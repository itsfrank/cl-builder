==> flow/design.v <==
module cl_builder
#(
    parameter DATA_WIDTH = 32,
    parameter DATA_PER_CL = 16,
    parameter CL_WIDTH = 512,
    parameter EVICTION_POLICY = "ALL_ZEROS"  
)
(
    input logic clk,
    input logic reset,
    input logic evict,
    input logic data_wr,
    input logic [DATA_WIDTH - 1 : 0 ] data_in,
    output logic out_cl_valid,
    output logic [CL_WIDTH - 1 : 0 ] out_cl
);
    logic                       build_data_valid    [DATA_PER_CL];
    logic [DATA_WIDTH - 1 : 0 ] build_cl            [DATA_PER_CL];
    logic [DATA_PER_CL - 1 : 0][DATA_WIDTH - 1 : 0 ] out_cl_elements;
    logic build_cl_full;
    assign build_cl_full = build_data_valid[DATA_PER_CL-1];
    assign out_cl = out_cl_elements;
    always_ff @(posedge clk) begin
        out_cl_valid <= build_cl_full || evict;
        if (data_wr) begin
            build_cl[0]         <= data_in;
            build_data_valid[0] <= 1;
        end
        else if (build_cl_full || evict || reset) begin
            build_data_valid[0] <= 0;
        end
        for (int i = 1; i < DATA_PER_CL; i++) begin
            if (build_cl_full || evict || reset) begin
                build_data_valid[i] <= 0;
            end
            else if (data_wr) begin
                build_data_valid[i] <= build_data_valid[i-1];
            end
            if (data_wr) begin
                build_cl[i] <= build_cl[i-1];
            end
        end
        for (int i = 0; i < DATA_PER_CL; i++) begin
            if (build_data_valid[i]) begin
                out_cl_elements[i] <= build_cl[i];
            end
            else begin
                if (EVICTION_POLICY == "ALL_ZEROS") begin
                    out_cl_elements[i] <= '0;
                end
                else if (EVICTION_POLICY == "ALL_ONES") begin
                    out_cl_elements[i] <= '1;
                end
            end
        end
    end
endmodule
Reports on cl_builder. Tool output for the design above, in the order of the flow. Line numbers count from 1 in the design file above. Operators: Yosys type, input widths -> output width; for muxes data width and select width s. Library cell names are shortened. Not given: -

Top: cl_builder. Clock port: clk. Cell library: sky130hd. Corner: tt_025C_1v80.

Elaborated design. Counts by Yosys on the flattened word-level netlist (proc, flatten, opt, wreduce). Print and check cells are left out. Cells with the same type and inputs are merged into one.

Under bits in registers stands 1041. For input bits the number is 36.

The entry for reductions and logical operators reads 2.

Operators with widths (number): $logic_or 1x1->1 (2).

Longest topological paths. Longest topological path by Yosys (ltp), each cell counted once; first at word level (registers and memories cut), then after technology mapping (sequential cells cut; the memories' decode and read muxes count).

The entry for depth in word-level cells reads 2. ABC_AREA: 0. The entry for mapped depth reads 4. The figure for mapped depth without buffers is 2.

Mapped cells and area. The flow's flattened synthesis, as Yosys stat reports it; memories are mapped. The netlist is that of the ABC_AREA named above (0 if unset); the other value can give another one. Totals and module areas in this step are rounded.

Under cell count stands 1638. Under cell area after synthesis stands 30000 µm². For area of sequential cells the number is 26000 µm². Under mapped flip-flops stands 1041. For buffers the number is 52.

Cells by type: edfxtp_1 (number 512, area in all 1.54E+04 µm²); dfxtp_1 (number 529, area in all 1.06E+04 µm²); and2_1 (number 510, area in all 3190.56 µm²); clkbuf_1 (number 48, area in all 180.173 µm²); mux2i_1 (number 14, area in all 140.134 µm²); nor2_1 (number 14, area in all 52.55 µm²); and2_2 (number 2, area in all 15.014 µm²); buf_2 (number 3, area in all 15.014 µm²); buf_6 (number 1, area in all 11.261 µm²); a21o_1 (number 1, area in all 7.507 µm²); and3_1 (number 1, area in all 6.256 µm²); or2_2 (number 1, area in all 6.256 µm²); or3_1 (number 1, area in all 6.256 µm²); nor3_1 (number 1, area in all 5.005 µm²).

Timing after synthesis. Source: OpenSTA report_checks on the synthesized netlist (no wires, ideal clock, input and output delay 20% of the period each), path of least setup slack; recovery checks are left aside. Register names are those of the netlist, which keeps one name where synthesis merged equal registers.

Path type: register -> register. From: register build_data_valid[15]. To: register build_data_valid[14]. Under period stands 1.45 ns. The figure for time at the first pin is 0.000 ns. Under data arrival time stands 1.033 ns. The entry for path slack reads 0.354 ns. The entry for delay of the path reads 1.097 ns. Stages on the path: 5. The entry for path buffers reads 2. Under synthesis period reached stands 1.096 ns.

"delay of the path" is the arrival time less input delay plus setup time. "stages on the path": output pins that drive a net of the path, with the launching flip-flop's if there is one; two outputs of one cell count as two. "synthesis period reached" = period - worst setup slack (recovery checks aside). The figure is calculated, with input and output delays left at 20% of the set period. Between the ends stands the longest chain of elaborated cells between them, by number of cells; it is not shown to be the way that was timed. Of several equally long chains one is given. Each line given opens the expression or statement behind the cell; cells for indexed reads and writes are added by Yosys, which also makes memories of some case tables.

Cells stage by stage: dfxtp_1 > or3_1 > buf_2 > buf_6 > nor2_1. Under length of the longest elaborated chain stands 2. The entry for elaborated cells on any way between the ends reads 2. Classes of those cells: reduce/logical (2).

Ends and longest elaborated chain, post-synthesis: start: declaration (RTL line 17) `logic                       build_data_valid    [DATA_PER_CL];`; start: assignment (RTL line 34) `build_data_valid[i] <= 0;`; start: assignment (RTL line 37) `build_data_valid[i] <= build_data_valid[i-1];`; $logic_or 1x1->1 x2 (RTL line 33) `if (build_cl_full || evict || reset) begin`; end: assignment (RTL line 34); end: assignment (RTL line 37); end: declaration (RTL line 17).

Worst path after layout. Path of least setup slack in the final report of flow run A (OpenROAD, finished layout, wires in). Where an end is a register, its clock arrival counts in the times.

Path type: register -> output. From: register out_cl_elements. To: output out_cl[291]. Under period stands 1.12 ns. Under external output delay stands 0.22 ns. The figure for time at the first pin is 0.64 ns. Under data arrival time stands 1.10 ns. The entry for path slack reads -0.21 ns. Stages on the path: 2. The entry for path buffers reads 1.

An end named without its bit number is one bit of that signal or, where synthesis recoded a state register, one of its new flip-flops.

Cells stage by stage: dfxtp_2 > buf_6. Under length of the longest elaborated chain stands 0. The entry for elaborated cells on any way between the ends reads 0. For source lines of those cells the number is 0.

Ends and longest elaborated chain, post-layout: start: declaration (RTL line 19) `logic [DATA_PER_CL - 1 : 0][DATA_WIDTH - 1 : 0 ] out_cl_elements;`; end: declaration (RTL line 15) `output logic [CL_WIDTH - 1 : 0 ] out_cl`.

==> runs of cl_builder <==
Measured data: module cl_builder, platform sky130hd, 2 stored runs of the flow under differing settings, order arbitrary. Input and output delays are each 20% of the period that was set; the output load is 0.01 pF. By "period reached" is meant the clock period of the run minus its worst setup slack. This is arithmetic on one report: input and output delays are still those of the set period (20% each). "time of the worst setup path": the worst setup path's part of the clock period (all of it between registers, 20% less for each end at a port) less its slack. A launch clock that arrives late makes it longer, a capture clock that arrives late makes it shorter. "power consumption": no workload was simulated; the value follows from the tool's default switching activity. The results are shown rounded.

Files of flow run A:
==> flow/run.sh <==
#!/bin/bash
# the make line also repeats the synthesis and layout settings of config.mk as NAME=value (left out here)
make -C /OpenROAD-flow-scripts/flow DESIGN_CONFIG=/design/flow/config.mk WORK_HOME=/design/flow/orfs CLKGATE_MAP_FILE= finish
==> flow/config.mk <==
export PLATFORM = sky130hd
export DESIGN_NAME = cl_builder
export DESIGN_NICKNAME = cl_builder
export VERILOG_FILES = /design/flow/design.v
export SDC_FILE = /design/flow/constraint.sdc
export NUM_CORES = 4
export LEC_CHECK = 0
export CAP_MARGIN = 20
export CORE_MARGIN = 2
export CORE_UTILIZATION = 40
export SLEW_MARGIN = 20
==> flow/constraint.sdc <==
create_clock -name core_clock -period 1.12 [get_ports {clk}]
set_input_delay 0.2240 -clock core_clock [delete_from_list [all_inputs] [get_ports {clk}]]
set_output_delay 0.2240 -clock core_clock [all_outputs]
set_load 0.01 [all_outputs]

Results of flow run A. The power consumption is 76 mW. The time of the worst setup path is 1.10 ns. Worst setup path type: register -> output. For the die footprint the run shows 76000 µm². The smallest hold slack reads 0.14 ns. The period reached stands at 1.326 ns. The mapped cell area after synthesis comes to 30000 µm². The setup TNS reads -86 ns. The standard-cell area after routing reads 41000 µm². The setup slack of the critical path comes to -0.21 ns.

Files of flow run B:
==> flow/run.sh <==
#!/bin/bash
# the make line also repeats the synthesis and layout settings of config.mk as NAME=value (left out here)
make -C /OpenROAD-flow-scripts/flow DESIGN_CONFIG=/design/flow/config.mk WORK_HOME=/design/flow/orfs CLKGATE_MAP_FILE= finish
==> flow/config.mk <==
export PLATFORM = sky130hd
export DESIGN_NAME = cl_builder
export DESIGN_NICKNAME = cl_builder
export VERILOG_FILES = /design/flow/design.v
export SDC_FILE = /design/flow/constraint.sdc
export NUM_CORES = 4
export LEC_CHECK = 0
export CAP_MARGIN = 20
export CELL_PAD_IN_SITES_DETAIL_PLACEMENT = 2
export CORE_MARGIN = 2
export CORE_UTILIZATION = 43
export CTS_CLUSTER_DIAMETER = 129
export CTS_CLUSTER_SIZE = 91
export HOLD_SLACK_MARGIN = 0.18
export PLACE_DENSITY_LB_ADDON = 0.19
export SETUP_SLACK_MARGIN = 0.08
export SLEW_MARGIN = 20
==> flow/constraint.sdc <==
create_clock -name core_clock -period 1.44 [get_ports {clk}]
set_input_delay 0.2880 -clock core_clock [delete_from_list [all_inputs] [get_ports {clk}]]
set_output_delay 0.2880 -clock core_clock [all_outputs]
set_load 0.01 [all_outputs]

Results of flow run B. The setup TNS reads -14 ns. The power consumption is 45 mW. The time of the worst setup path is 1.26 ns. Worst setup path type: register -> output. The mapped cell area after synthesis comes to 30000 µm². The smallest hold slack reads 0.38 ns. The setup slack of the critical path comes to -0.11 ns. For the die footprint the run shows 71000 µm². The period reached stands at 1.547 ns. The standard-cell area after routing reads 38000 µm².
